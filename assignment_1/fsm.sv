==> flow/design.v <==
module Fsm (rst, clk, aim, motion_score, detail_score, make_motion, check_motion, make_detail, check_detail, make_video, motion_prmt, detail_prmt);
    input logic rst, clk;
    input logic [2:0] aim;
    input logic [7:0] motion_score, detail_score;
    output logic make_motion, check_motion, make_detail, check_detail, make_video;
    output logic [7:0] motion_prmt, detail_prmt;
    logic [7:0] motion_target, detail_target; 
    typedef enum  {s_reset, s_make_motion, s_check_motion, s_wait_motion_sccore, s_increase_motion, s_decrease_motion, s_decode_detail, 
    s_make_detail, s_check_detail, s_wait_detail_score, s_increase_detail, s_decrease_detail, s_make_video, s_done} statetype;
    statetype state; 
    always_ff @  (posedge clk) begin
        if (rst) begin 
            state <= s_reset;
        end
        else begin
            case (state) 
                s_reset: begin
                    make_motion <= 0; 
                    check_motion <= 0;
                    make_detail <= 0;
                    check_detail <= 0;
                    make_video <= 0;
                    motion_target <= 'd100;
                    motion_prmt <= 'd50;
                    detail_target <= 'd0;
                    detail_prmt <= 'd150;
                    if (~rst) begin
                        state <= s_make_motion;
                    end
                end
                s_make_motion: begin
                    make_motion <= 1;
                    state <= s_check_motion;
                end
                s_check_motion: begin
                    make_motion <= 0;
                    check_motion <= 1;
                    state <= s_wait_motion_sccore;
                end
                s_wait_motion_sccore: begin
                    check_motion <= 0;
                    if (motion_score < motion_target) begin
                        state <= s_increase_motion;
                    end
                    else if (motion_score > motion_target) begin
                        state <= s_decrease_motion;
                    end
                    else if (motion_score == motion_target) begin
                        state <= s_decode_detail;
                    end
                end
                s_increase_motion: begin
                    motion_prmt <= motion_prmt + 1'b1; 
                    state <= s_make_motion;
                end
                s_decrease_motion: begin
                    motion_prmt <= motion_prmt - 1'b1; 
                    state <= s_make_motion;
                end
                s_decode_detail: begin
                    case (aim)
                        3'b001: detail_target <= 'd30;
                        3'b010: detail_target <= 'd45;
                        3'b100: detail_target <= 'd60;
                    endcase
                    state <= s_make_detail;
                end
                s_make_detail: begin
                    make_detail <= 1;
                    state <= s_check_detail;
                end
                s_check_detail: begin
                    make_detail <= 0;
                    check_detail <= 1;
                    state <= s_wait_detail_score;
                end
                s_wait_detail_score: begin
                    check_detail <= 0;
                    if (detail_score < detail_target) begin
                        state <= s_increase_detail;
                    end
                    else if (detail_score > detail_target) begin
                        state <= s_decrease_detail;
                    end
                    else if (detail_score == detail_target) begin
                        state <= s_make_video;
                    end
                end
                s_increase_detail: begin
                    detail_prmt <= detail_prmt + 1'b1; 
                    state <= s_make_detail;
                end
                s_decrease_detail: begin
                    detail_prmt <= detail_prmt - 1'b1; 
                    state <= s_make_detail;
                end
                s_make_video: begin
                    make_video <= 1;
                    state <= s_done;
                end
                s_done: begin
                    make_video <= 0;
                    if (rst) begin
                        state <= s_reset;
                    end
                end
            endcase
        end
    end
endmodule
== Tool chain data of Fsm ==
What the tools print for Fsm, step after step.
Lines are those of the file above, counted from 1.
Operators: Yosys type, input widths -> output width; for muxes data width and select width s.
Library cell names are shortened.
The mark n/a stands for no value.

* Design top: Fsm
* Clock: clk
* Cell library: sky130hd
* Library corner: tt_025C_1v80

== After elaboration ==
Yosys after proc, flatten, opt, wreduce and memory -nomap, before mapping. Memory bits, and registers merged into a memory's read port (data or address), are not among the register bits. Print and check cells are not counted.

* Bits in registers: 61
* Output and inout bits: 21
* Word-level cells: 81

* $add $sub $neg: 4
* Order comparisons: 4
* Equal/unequal tests: 21
* Mux-type cells: 16
* Bitwise logic cells: 1
* Reductions and logical operators: 26

{| class="wikitable"
|+ Operators by type and width
! operator !! count
|-
| $pmux 32 s9 || 1
|-
| $eq 32x4->1 const B || 6
|-
| $mux 32 || 6
|-
| $eq 32x3->1 const B || 4
|-
| $pmux 8 s3 || 3
|-
| $eq 32x2->1 const B || 2
|-
| $eq 32x1->1 const B || 1
|-
| $logic_not 32->1 || 1
|-
| $add 8x1->8 const B || 2
|-
| $sub 8x1->8 const B || 2
|-
| $pmux 8 s2 || 1
|-
| $reduce_and 2->1 || 7
|-
| $reduce_bool 2->1 || 6
|-
| $ne 4x4->1 const B || 3
|-
| $reduce_or 2->1 || 5
|-
| $pmux 1 s2 || 5
|-
| $reduce_bool 9->1 || 1
|-
| $gt 8x7->1 const B || 1
|-
| $lt 8x7->1 const B || 1
|-
| $eq 8x7->1 const B || 1
|-
| $gt 8x8->1 || 1
|-
| $lt 8x8->1 || 1
|-
| $eq 8x8->1 || 1
|-
| $reduce_and 3->1 || 2
|-
| $reduce_bool 3->1 || 2
|-
| $reduce_or 3->1 || 2
|-
| $eq 3x1->1 const B || 1
|-
| $eq 3x2->1 const B || 1
|}

Not listed: further kinds 2, cells in them 2.

== Depth ==
Yosys ltp: most cells in a row. Word level: on the elaborated netlist, between registers, memories and ports. Mapped: between sequential cells and ports; inverters and the memories' decode and read muxes count.

* Depth in word-level cells: 5
* ABC_AREA: 0
* Depth in mapped cells: 7
* Mapped depth without buffers: 7

== Mapped cells and area ==
The flow's flattened synthesis, as Yosys stat reports it; memories are mapped. The netlist is that of the ABC_AREA named above (0 if unset); the other value can give another one.
Totals and module areas in this step are rounded.

* Mapped cells: 210
* Synthesis area: 2200 sq um
* Sequential area: 1060 sq um
* Flip-flops: 40

{| class="wikitable"
|+ Cell types
! cell !! count
|-
| edfxtp_1 || 26
|-
| dfxtp_1 || 14
|-
| ha_1 || 18
|-
| nor2_1 || 31
|-
| nor3_1 || 13
|-
| nor2b_1 || 8
|-
| a21oi_1 || 9
|-
| inv_1 || 12
|-
| nand2_1 || 11
|-
| fa_1 || 2
|-
| nand2b_1 || 6
|-
| o21ai_0 || 7
|-
| xnor2_1 || 4
|-
| a21o_1 || 4
|-
| nor2b_4 || 2
|-
| a211oi_1 || 3
|-
| o21a_1 || 3
|-
| mux2i_1 || 2
|}

Other cell types: 27; their cells: 35.

== Worst setup path after synthesis ==
Path of least setup slack by OpenSTA after synthesis, without wires, with an ideal clock, recovery checks aside; 20% of the period is set as input and as output delay. Where synthesis merged equal registers, the netlist keeps one of their names.

* Kind: register to register
* Start point: register motion_prmt[0]
* End point: register motion_prmt[6]
* Clock period: 2190 ps
* Setup time: 263 ps
* Launch time at the first pin: 0 ps
* Data arrival time: 1631 ps
* Required time: 1927 ps
* Setup slack: 296 ps
* Delay of the path: 1894 ps
* Stages on the path: 8
* Buffers on the path: 0
* Synthesis period reached: 1894 ps

"delay of the path" = arrival - input delay + setup time.
"stages on the path" counts driving pins, that of a launching flip-flop among them; a cell with two outputs on the path counts twice.
"synthesis period reached" = period - worst setup slack (recovery checks aside). The figure is calculated, with input and output delays left at 20% of the set period.
The rows between start and end are the longest chain of elaborated cells between them; the timing report does not say that the signal goes this way. Where chains are equally long, one stands for them.
A line is the first line of the expression or statement that the cell stems from. Yosys adds cells for indexed reads and writes and turns some case tables into memories.
At most two assigning lines are given for a register; there are more.

* Cell sequence: edfxtp_1 -> inv_1 -> fa_1 -> nor2b_4 -> o21ai_2 -> a21boi_0 -> o211a_1 -> nor3_1
* Cells in the longest elaborated chain: 2
* Elaborated cells between the ends (all ways): 3
* Source lines of those cells: 3
* Those cells by class: 2 x add/sub; 1 x mux

{| class="wikitable"
|+ Ends and longest elaborated chain, after synthesis
! what !! line !! RTL
|-
| from (decl) || 6 || <nowiki>output logic [7:0] motion_prmt, detail_prmt;</nowiki>
|-
| from (assign) || 53 || <nowiki>motion_prmt <= motion_prmt + 1'b1;</nowiki>
|-
| from (assign) || 57 || <nowiki>motion_prmt <= motion_prmt - 1'b1;</nowiki>
|-
| $sub 8x1->8 || 57 ||
|-
| $pmux 8 s3 || 16 || <nowiki>case (state)</nowiki>
|-
| to (assign) || 53 ||
|-
| to (assign) || 57 ||
|-
| to (decl) || 6 ||
|}

== Worst path after layout ==
Path of least setup slack in the final report of stored run 1 (OpenROAD, finished layout, wires in). Where an end is a register, its clock arrival counts in the times.
The report prints the path's times to 10 ps; the period is as set.

* Kind: register to register
* Start point: register state
* End point: register motion_prmt[7]
* Clock period: 1830 ps
* Setup time: 240 ps
* Launch time at the first pin: 280 ps
* Data arrival time: 1840 ps
* Required time: 1870 ps
* Setup slack: 30 ps
* Stages on the path: 8
* Buffers on the path: 1

Where an end lacks its bit number, it is one bit of the signal, or one of the new flip-flops if synthesis recoded a state register.
At most two assigning lines are given for a register; there are more.

* Cell sequence: dfxtp_4 -> buf_4 -> ha_1 -> nand2b_4 -> a211o_1 -> mux2i_1 -> nor3_1 -> o21bai_1

{| class="wikitable"
|+ Ends and longest elaborated chain, post-layout
! what !! line !! RTL
|-
| from (decl) || 10 || <nowiki>statetype state;</nowiki>
|-
| from (assign) || 13 || <nowiki>state <= s_reset;</nowiki>
|-
| from (assign) || 28 || <nowiki>state <= s_make_motion;</nowiki>
|-
| to (assign) || 53 || <nowiki>motion_prmt <= motion_prmt + 1'b1;</nowiki>
|-
| to (assign) || 57 || <nowiki>motion_prmt <= motion_prmt - 1'b1;</nowiki>
|-
| to (decl) || 6 || <nowiki>output logic [7:0] motion_prmt, detail_prmt;</nowiki>
|}

Chain of elaborated cells between the ends: none given.

Appendix: measured runs

Settings and measured results of 2 stored flow runs for module Fsm (sky130hd), not sorted in any way. The constraints put input and output delay at 20% of the set period each and load the outputs with 0.01 pF.
By "achieved clock period" is meant the clock period of the run minus its worst setup slack. This is arithmetic on one report: input and output delays are still those of the set period (20% each).
"worst setup path time" means the part of the period allowed to the worst setup path (the constraints hold back 20% at inputs and 20% at outputs) less its slack; where the path has registers, the arrival times of their clocks count too.
"power" is the tool's figure for a default switching activity; nothing was simulated.
"worst setup path time" is given in steps of 10 ps.
The results are shown rounded.

Stored run 1
==> flow/run.sh <==
#!/bin/bash
# the make line also repeats the synthesis and layout settings of config.mk as NAME=value (left out here)
make -C /OpenROAD-flow-scripts/flow DESIGN_CONFIG=/design/flow/config.mk WORK_HOME=/design/flow/orfs CLKGATE_MAP_FILE= finish
==> flow/config.mk <==
export PLATFORM = sky130hd
export DESIGN_NAME = Fsm
export DESIGN_NICKNAME = Fsm
export VERILOG_FILES = /design/flow/design.v
export SDC_FILE = /design/flow/constraint.sdc
export NUM_CORES = 4
export LEC_CHECK = 0
export CAP_MARGIN = 20
export CORE_MARGIN = 2
export CORE_UTILIZATION = 40
export SLEW_MARGIN = 20
==> flow/constraint.sdc <==
create_clock -name core_clock -period 1.83 [get_ports {clk}]
set_input_delay 0.3660 -clock core_clock [delete_from_list [all_inputs] [get_ports {clk}]]
set_output_delay 0.3660 -clock core_clock [all_outputs]
set_load 0.01 [all_outputs]

==> results of stored run 1 <==
chip area after synthesis (Yosys): 2200 sq um
die area: 6100 sq um
standard-cell area of the final layout: 3110 sq um
utilization: 59.7%
worst setup slack after layout: 32 ps
total negative slack: 0 ps
worst hold slack: 461 ps
power: 0.00193 W
achieved clock period: 1798 ps
worst setup path time: 1800 ps
worst setup path kind: register to register

Stored run 2
==> flow/run.sh <==
#!/bin/bash
# the make line also repeats the synthesis and layout settings of config.mk as NAME=value (left out here)
make -C /OpenROAD-flow-scripts/flow DESIGN_CONFIG=/design/flow/config.mk WORK_HOME=/design/flow/orfs CLKGATE_MAP_FILE= finish
==> flow/config.mk <==
export PLATFORM = sky130hd
export DESIGN_NAME = Fsm
export DESIGN_NICKNAME = Fsm
export VERILOG_FILES = /design/flow/design.v
export SDC_FILE = /design/flow/constraint.sdc
export NUM_CORES = 4
export LEC_CHECK = 0
export CAP_MARGIN = 20
export CELL_PAD_IN_SITES_GLOBAL_PLACEMENT = 2
export CORE_ASPECT_RATIO = 0.55
export CORE_MARGIN = 2
export CORE_UTILIZATION = 38
export CTS_CLUSTER_DIAMETER = 371
export GPL_TIMING_DRIVEN = 1
export MAX_ROUTING_LAYER = met4
export MIN_ROUTING_LAYER = met2
export PLACE_DENSITY_LB_ADDON = 0.25
export SLEW_MARGIN = 20
export TNS_END_PERCENT = 90
==> flow/constraint.sdc <==
create_clock -name core_clock -period 1.89 [get_ports {clk}]
set_input_delay 0.3780 -clock core_clock [delete_from_list [all_inputs] [get_ports {clk}]]
set_output_delay 0.3780 -clock core_clock [all_outputs]
set_load 0.01 [all_outputs]

==> results of stored run 2 <==
chip area after synthesis (Yosys): 2200 sq um
die area: 6430 sq um
standard-cell area of the final layout: 3080 sq um
utilization: 55.4%
worst setup slack after layout: -56 ps
total negative slack: -56 ps
worst hold slack: 472 ps
power: 0.00174 W
achieved clock period: 1946 ps
worst setup path time: 1950 ps
worst setup path kind: register to register
